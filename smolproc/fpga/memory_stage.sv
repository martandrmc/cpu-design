==> flow/design.v <==
module memory_stage(
	input sig_clk,
	input [7:0] IF_addr_pgm,
	output reg [1:0] RF_addr_write,
	output [7:0] RF_data_write,
	output reg RF_sig_ctrl_RF,
	output reg [7:0] ID_EX_data_pgm,
	input [7:0] EX_data_result, EX_data_reg,
	input [1:0] EX_addr_reg, EX_sig_ctrl_DM,
	input EX_sig_ctrl_RF
);
(* ram_init_file = "dedotated_wam.mif" *) reg [7:0] dedotated_wam [255:0];
reg [7:0] data_membuf, data_resbuf;
reg sig_select;
always_ff @( posedge sig_clk ) begin
	RF_sig_ctrl_RF <= EX_sig_ctrl_RF;
	RF_addr_write <= EX_addr_reg;
	data_resbuf <= EX_data_result;
	sig_select <= EX_sig_ctrl_DM[1];
	ID_EX_data_pgm <= dedotated_wam[IF_addr_pgm];
	data_membuf <= dedotated_wam[EX_data_result];
	if(EX_sig_ctrl_DM[0]) dedotated_wam[EX_data_result] <= EX_data_reg;
end
always_comb begin
	if(sig_select) RF_data_write = data_membuf;
	else RF_data_write = data_resbuf;
end
endmodule
# == Tool chain data of memory_stage ==
# What the tools print for memory_stage, step after step.
# Line numbers count from 1 in the design file above.
# Library cell names are shortened.
# A cell with -- has no value.
# inputs
design,memory_stage
clock,sig_clk
lib,sky130hd
corner,tt_025C_1v80

# == Word level ==
# Counts by Yosys on the flattened word-level netlist (proc, flatten, opt, wreduce; memories kept). Print and check cells are left out. Cells with the same type and inputs are merged into one.
# Yosys's memory passes give these memory sizes; they may raise the number of words (mostly to a power of two), join words into wider ones and drop unused or constant bits.
# bits
clocked_rd_ports_x_width,16
wordCells,9
ramBits,2048
output_inout_bits,19
register_bits,12
mem_count,1
in_bits,30
# memory_table
memory,words,word_bits,read_ports,wr,line_no,rtl
dedotated_wam,256,8,2,1,12,"(* ram_init_file = ""dedotated_wam.mif"" *) reg [7:0] dedotated_wam [255:0];"
# classes
mux,4
# ops
op,count
8-bit 2-to-1 mux,3
1-bit 2-to-1 mux,1

# == Longest topological paths ==
# Longest topological path by Yosys (ltp), each cell counted once; first at word level (registers and memories cut), then after technology mapping (sequential cells cut; the memories' decode and read muxes count).
# logic_depth
word_depth,1
ABC_AREA,0
depth_mapped,12
mapped_depth_nobuf,6

# == Netlist ==
# The flow's flattened synthesis, as Yosys stat reports it; memories are mapped. The netlist is that of the ABC_AREA named above (0 if unset); the other value can give another one.
# Totals and module areas in this step are rounded.
# by_type
cell,count,area_total_um2
edfxtp_1,2048,6.15E+04
mux4_2,1039,2.34E+04
mux2i_1,219,2.19E+03
nor2_1,285,1.07E+03
mux2_2,69,776.995
o22ai_1,112,700.672
buf_2,123,615.59
a22oi_1,80,600.576
clkbuf_1,154,578.054
dfxtp_1,28,560.538
nand2_1,147,551.779
buf_4,61,457.939
a21oi_1,62,310.298
a221oi_1,29,253.994
a22o_1,27,236.477
nor3_1,46,230.221
a211oi_1,30,225.216
nor4_1,31,193.936
# Not listed: further types 38, cells in them 287.
# mapped
yosys_area_mm2,0.0963
ff_cells,2076
cell_count,4877

# == Timing after synthesis ==
# Source: OpenSTA report_checks on the synthesized netlist (no wires, ideal clock, input and output delay 20% of the period each), path of least setup slack; recovery checks are left aside. Register names are those of the netlist, which keeps one name where synthesis merged equal registers.
# synth_path
path_kind,input to register
start,input port EX_data_result[1]
end,memory dedotated_wam[115][0]
tclk_ns,4.5
path_buffers,8
setup_ns,0.370
arrival_time_ns,3.100
path_stages,10
setup_slack_ns,1.030
path_delay_ns,2.570
in_delay_ns,0.900
period_less_setup_slack_ns,3.47
# "path_delay_ns" = arrival - input delay + setup time.
# "path_stages" counts driving pins, that of a launching flip-flop among them; a cell with two outputs on the path counts twice.
# "period_less_setup_slack_ns" is the clock period less the worst setup slack; recovery checks do not enter. This is arithmetic on one report: input and output delays are still those of the set period (20% each).
# The rows between start and end are the longest chain of elaborated cells between them; the timing report does not say that the signal goes this way. Where chains are equally long, one stands for them.
# Each line given opens the expression or statement behind the cell; cells for indexed reads and writes are added by Yosys, which also makes memories of some case tables.
# synth_via
cell_sequence,buf_2 buf_2 buf_2 buf_2 buf_2 buf_2 buf_2 nand3_1 clkbuf_1 nor2_1
elab_chain_cells,1
# synth_lines
element,line_no,rtl
start: declaration,8,"input [7:0] EX_data_result, EX_data_reg,"
8-bit 2-to-1 mux,22,if(EX_sig_ctrl_DM[0]) dedotated_wam[EX_data_result] <= EX_data_reg;
end: declaration,12,"(* ram_init_file = ""dedotated_wam.mif"" *) reg [7:0] dedotated_wam [255:0];"

# == Timing after layout ==
# Path of least setup slack in the final report of stored run 2 (OpenROAD, finished layout, wires in). Where an end is a register, its clock arrival counts in the times.
# layout_path
path_kind,register to output
start,register sig_select
end,output port RF_data_write[7]
arrival_time_ns,2.72
path_stages,3
path_buffers,1
setup_slack_ns,0.15
tclk_ns,3.59
out_delay_ns,0.72
# The rows between start and end are the longest chain of elaborated cells between them; the timing report does not say that the signal goes this way. Where chains are equally long, one stands for them.
# layout_via
cell_sequence,dfxtp_1 mux2_2 clkdlybuf4s50_1
elab_chain_cells,1
# layout_lines
element,line_no,rtl
start: declaration,14,reg sig_select;
start: assignment,19,sig_select <= EX_sig_ctrl_DM[1];
8-bit 2-to-1 mux,25,if(sig_select) RF_data_write = data_membuf;
end: declaration,5,"output [7:0] RF_data_write,"

# Stored flow runs of memory_stage (2 of them; Yosys, OpenROAD, sky130hd). They differ in their settings and are not a sequence. Constraints: input delay and output delay 20% of the set period each, output load 0.01 pF.
# "period_reached_ns" means the clock period less the worst setup slack. The figure is calculated, with input and output delays left at 20% of the set period.
# "worstPathTime_ns" = time allowed to the worst setup path (clock period - input delay - output delay, where it has them) - its slack; a late launch clock adds to it, a late capture clock takes from it.
# "fin_power_uw" rests on the timing tool's default activity at the inputs, not on a simulated workload.
# The results are shown rounded.
# Among the settings, -- means not set for that run.
# A result given as -- is not shown for that run.
item,stored run 1,stored run 2
period_ns,2.06,3.59
CORE_UTILIZATION,63,56
SETUP_SLACK_MARGIN,-0.19,--
PLACE_DENSITY_LB_ADDON,0.23,--
HOLD_SLACK_MARGIN,0.19,--
CORE_MARGIN,2,2
CELL_PAD_IN_SITES_GLOBAL_PLACEMENT,3,--
ABC_AREA,0,--
GPL_TIMING_DRIVEN,0,--
CTS_CLUSTER_DIAMETER,84,--
CAP_MARGIN,10,20
MIN_ROUTING_LAYER,met1,--
SLEW_MARGIN,20,20
layout_utilization_pct,--,66.2
worstPathTime_ns,--,2.72
path_kind,--,register to output
final_hold_ws_ns,--,0.219
tns_ns,--,0.000
worst_setup_slack_ns,--,0.152
period_reached_ns,--,3.438
final_stdcell_area_mm2,--,0.113
design_die_area_mm2,--,0.175
fin_power_uw,--,54100
yosys_chip_area_mm2,--,0.0963
# Stored run 1: stopped before the end: placement reported FLW-0024
