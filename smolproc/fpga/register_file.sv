==> flow/design.v <==
module register_file(
	input sig_clk,
	input [1:0] ID_addr_read_a, ID_addr_read_b,
	output [7:0] ID_data_read_a, ID_data_read_b,
	input [1:0] DM_addr_write,
	input [7:0] DM_data_write,
	input DM_sig_write
);
reg [7:0] regfile [3:0];
wire sig_fw_a = &( DM_addr_write ~^ ID_addr_read_a ) & DM_sig_write;
wire sig_fw_b = &( DM_addr_write ~^ ID_addr_read_b ) & DM_sig_write;
always_ff @( posedge sig_clk ) begin
	if(DM_sig_write) regfile[DM_addr_write] <= DM_data_write;
end
always_comb begin
	if(sig_fw_a) ID_data_read_a = DM_data_write;
	else ID_data_read_a = regfile[ID_addr_read_a];
	if(sig_fw_b) ID_data_read_b = DM_data_write;
	else ID_data_read_b = regfile[ID_addr_read_b];
end
endmodule
Reports on register_file --
The steps from the RTL of register_file to its reports follow in flow order. Lines are those of the file above, counted from 1. Operators carry their Yosys type and port widths (W data, S select, Z words). Cell names lack the library's common part. Not given: --
Design: top module register_file, clock sig_clk, standard-cell library sky130hd, library corner tt_025C_1v80

Elaborated design --
Counts by Yosys on the flattened word-level netlist (proc, flatten, opt, wreduce; memories kept). Register bits leave out memories and registers merged into their read ports (data or address); mux counts leave out enables and synchronous resets folded into registers. Print and check cells are left out. Cells with the same type and inputs are merged into one. Memory sizes are those after Yosys's memory passes, which may raise the word count (mostly to a power of two), join words into wider ones and drop unused or constant bits.
Bit counts: register bits after elaboration 0, RAM bits 32, memories 1, input bits 16, output and inout port bits 16, elaborated cells 12
Operators by class: multiplexer cells 5, bitwise operators 4, reduce/logical cells 2
Memory list:
- regfile | words 4, bits a word 8, rd ports 2, wr ports 1, RTL line 9 | reg [7:0] regfile [3:0];
Operators with widths (count):
- $mux W8 | 3
- $xnor A2 B2 Y2 | 2
- $reduce_and A2 Y1 | 2
- $and A1 B1 Y1 | 2
- $mux W2 | 1
- $mux W1 | 1

Logic depth --
Longest topological path by Yosys (ltp), each cell counted once; first at word level (registers and memories cut), then after technology mapping (sequential cells cut; the memories' decode and read muxes count).
Depth: depth after elaboration 4, ABC_AREA 1, mapped depth 7, depth with buffers taken out 6

Netlist --
The flow's flattened synthesis, as Yosys stat reports it; memories are mapped. The netlist is that of the ABC_AREA named above (0 if unset); the other value can give another one.
Mapped netlist: mapped cells 263, chip area (Yosys) 0.0020582 sq mm, area of sequential cells 0.0009609 sq mm, flip-flop cells 32, buffers 8
Cell types:
- edfxtp_1 | count 32, area in all 960.922 sq um
- nand2_1 | count 114, area in all 427.91 sq um
- nand3_1 | count 48, area in all 240.23 sq um
- inv_1 | count 34, area in all 127.622 sq um
- buf_6 | count 4, area in all 45.043 sq um
- nor2_4 | count 4, area in all 45.043 sq um
- nand2_2 | count 6, area in all 37.536 sq um
- nand3_4 | count 2, area in all 35.034 sq um
- buf_8 | count 2, area in all 30.029 sq um
- nand2_4 | count 2, area in all 22.522 sq um
- nor3_1 | count 4, area in all 20.019 sq um
- inv_2 | count 5, area in all 18.768 sq um
- a21oi_2 | count 2, area in all 17.517 sq um
- inv_6 | count 2, area in all 17.517 sq um
- buf_4 | count 1, area in all 7.507 sq um
- buf_2 | count 1, area in all 5.005 sq um

Timing after synthesis --
Source: OpenSTA report_checks on the synthesized netlist (no wires, ideal clock, input and output delay 20% of the period each), path of least setup slack; recovery checks are left aside. Register names are those of the netlist, which keeps one name where synthesis merged equal registers.
Path post-synthesis: kind input-to-reg, start input DM_addr_write[0], end memory regfile[3][0], period 1820 ps, input delay 364 ps, setup time 383 ps, time at the first pin 364 ps, arrival 1107 ps, data required time 1437 ps, slack 329 ps, delay of the path 1126 ps, driving pins on the path 2, buffers on the path 0, synthesis period reached 1491 ps
"delay of the path" is the arrival time less input delay plus setup time. "driving pins on the path": output pins that drive a net of the path, with the launching flip-flop's if there is one; two outputs of one cell count as two. "synthesis period reached" = period - worst setup slack (recovery checks aside). The figure is calculated, with input and output delays left at 20% of the set period. The rows between start and end are the longest chain of elaborated cells between them; the timing report does not say that the signal goes this way. Where chains are equally long, one stands for them. Each line given opens the expression or statement behind the cell; cells for indexed reads and writes are added by Yosys, which also makes memories of some case tables.
On the way, post-synthesis: path through inv_2 -> nor3_1, cells in the longest elaborated chain 1, elaborated cells on any way between the ends 1, source lines of those cells 1, those cells by class mux (1)
RTL lines, path post-synthesis:
- start: declaration | RTL line 5 | input [1:0] DM_addr_write,
- $mux W2 | RTL line 13 | if(DM_sig_write) regfile[DM_addr_write] <= DM_data_write;
- end: declaration | RTL line 9 | reg [7:0] regfile [3:0];

Path in the finished layout --
From the final timing report of flow run 1: the path of least setup slack in the routed layout; clock arrival at registers is part of the times. The path's times are printed in steps of 10 ps; the period is the one set.
Path post-layout: kind reg-to-output, start memory regfile[2][2], end output ID_data_read_a[2], period 1790 ps, external output delay 360 ps, time at the first pin 280 ps, arrival 1420 ps, data required time 1430 ps, slack 10 ps, driving pins on the path 8, buffers on the path 1
The rows between start and end are the longest chain of elaborated cells between them; the timing report does not say that the signal goes this way. Where chains are equally long, one stands for them. A memory read counts as a cell of the chain, while the word-level depth stops at memories.
On the way, post-layout: path through edfxtp_1 -> inv_1 -> nand2_1 -> nand3_2 -> nand2_1 -> nand2_2 -> nand2_1 -> buf_2, cells in the longest elaborated chain 2, elaborated cells on any way between the ends 2, source lines of those cells 2, those cells by class mux (1); memory (1)
RTL lines, path post-layout:
- start: declaration | RTL line 9 | reg [7:0] regfile [3:0];
- $mem_v2 Z4 W8 | RTL line 9
- $mux W8 | RTL line 16 | if(sig_fw_a) ID_data_read_a = DM_data_write;
- end: declaration | RTL line 4 | output [7:0] ID_data_read_a, ID_data_read_b,

Add stored flow runs of register_file

Measured results for register_file: 2 stored runs of the Yosys and OpenROAD flow on sky130hd. The settings differ; the order carries no meaning. The constraints put input and output delay at 20% of the set period each and load the outputs with 0.01 pF.
"achieved clock period" is the run's clock period less its worst setup slack. It is reckoned from that one timing run; input and output delays stay at 20% of the period that was set.
"worst setup path time" is the time allowed to the run's worst setup path (the clock period less input and output delay, where it has them) less its slack. Clock arrival times count: a late capture clock shortens it, a late launch clock lengthens it.
"power" rests on the timing tool's default activity at the inputs, not on a simulated workload.
"worst setup path time" is given in steps of 10 ps.
[flow run 1] settings: period_ns=1.79, CORE_UTILIZATION=33, SETUP_SLACK_MARGIN=0.11, PLACE_DENSITY=0.46, CORE_ASPECT_RATIO=0.52, CELL_PAD_IN_SITES_DETAIL_PLACEMENT=2, ABC_AREA=1, GPL_TIMING_DRIVEN=1, CTS_CLUSTER_DIAMETER=239, CAP_MARGIN=20, CORE_MARGIN=2, SLEW_MARGIN=20
[flow run 1] result: chip area after synthesis (Yosys) 0.0020582 sq mm, die area 0.006919 sq mm, standard-cell area of the final layout 0.0031268 sq mm, utilization 52.7 %, worst setup slack after layout 10 ps, total negative slack 0 ps, worst hold slack 585 ps, power 0.002383 W, achieved clock period 1780 ps, worst setup path time 1420 ps, worst setup path kind reg-to-output
[flow run 2] settings: period_ns=1.09, CORE_UTILIZATION=38, SETUP_SLACK_MARGIN=0.17, PLACE_DENSITY_LB_ADDON=0.03, CELL_PAD_IN_SITES_GLOBAL_PLACEMENT=0, CELL_PAD_IN_SITES_DETAIL_PLACEMENT=1, TNS_END_PERCENT=65, CAP_MARGIN=20, CORE_MARGIN=2, SLEW_MARGIN=20
[flow run 2] result: chip area after synthesis (Yosys) 0.0016266 sq mm, die area 0.0048198 sq mm, standard-cell area of the final layout 0.0026388 sq mm, utilization 65.0 %, worst setup slack after layout -827 ps, total negative slack -11134 ps, worst hold slack 539 ps, power 0.003406 W, achieved clock period 1917 ps, worst setup path time 1700 ps, worst setup path kind reg-to-output
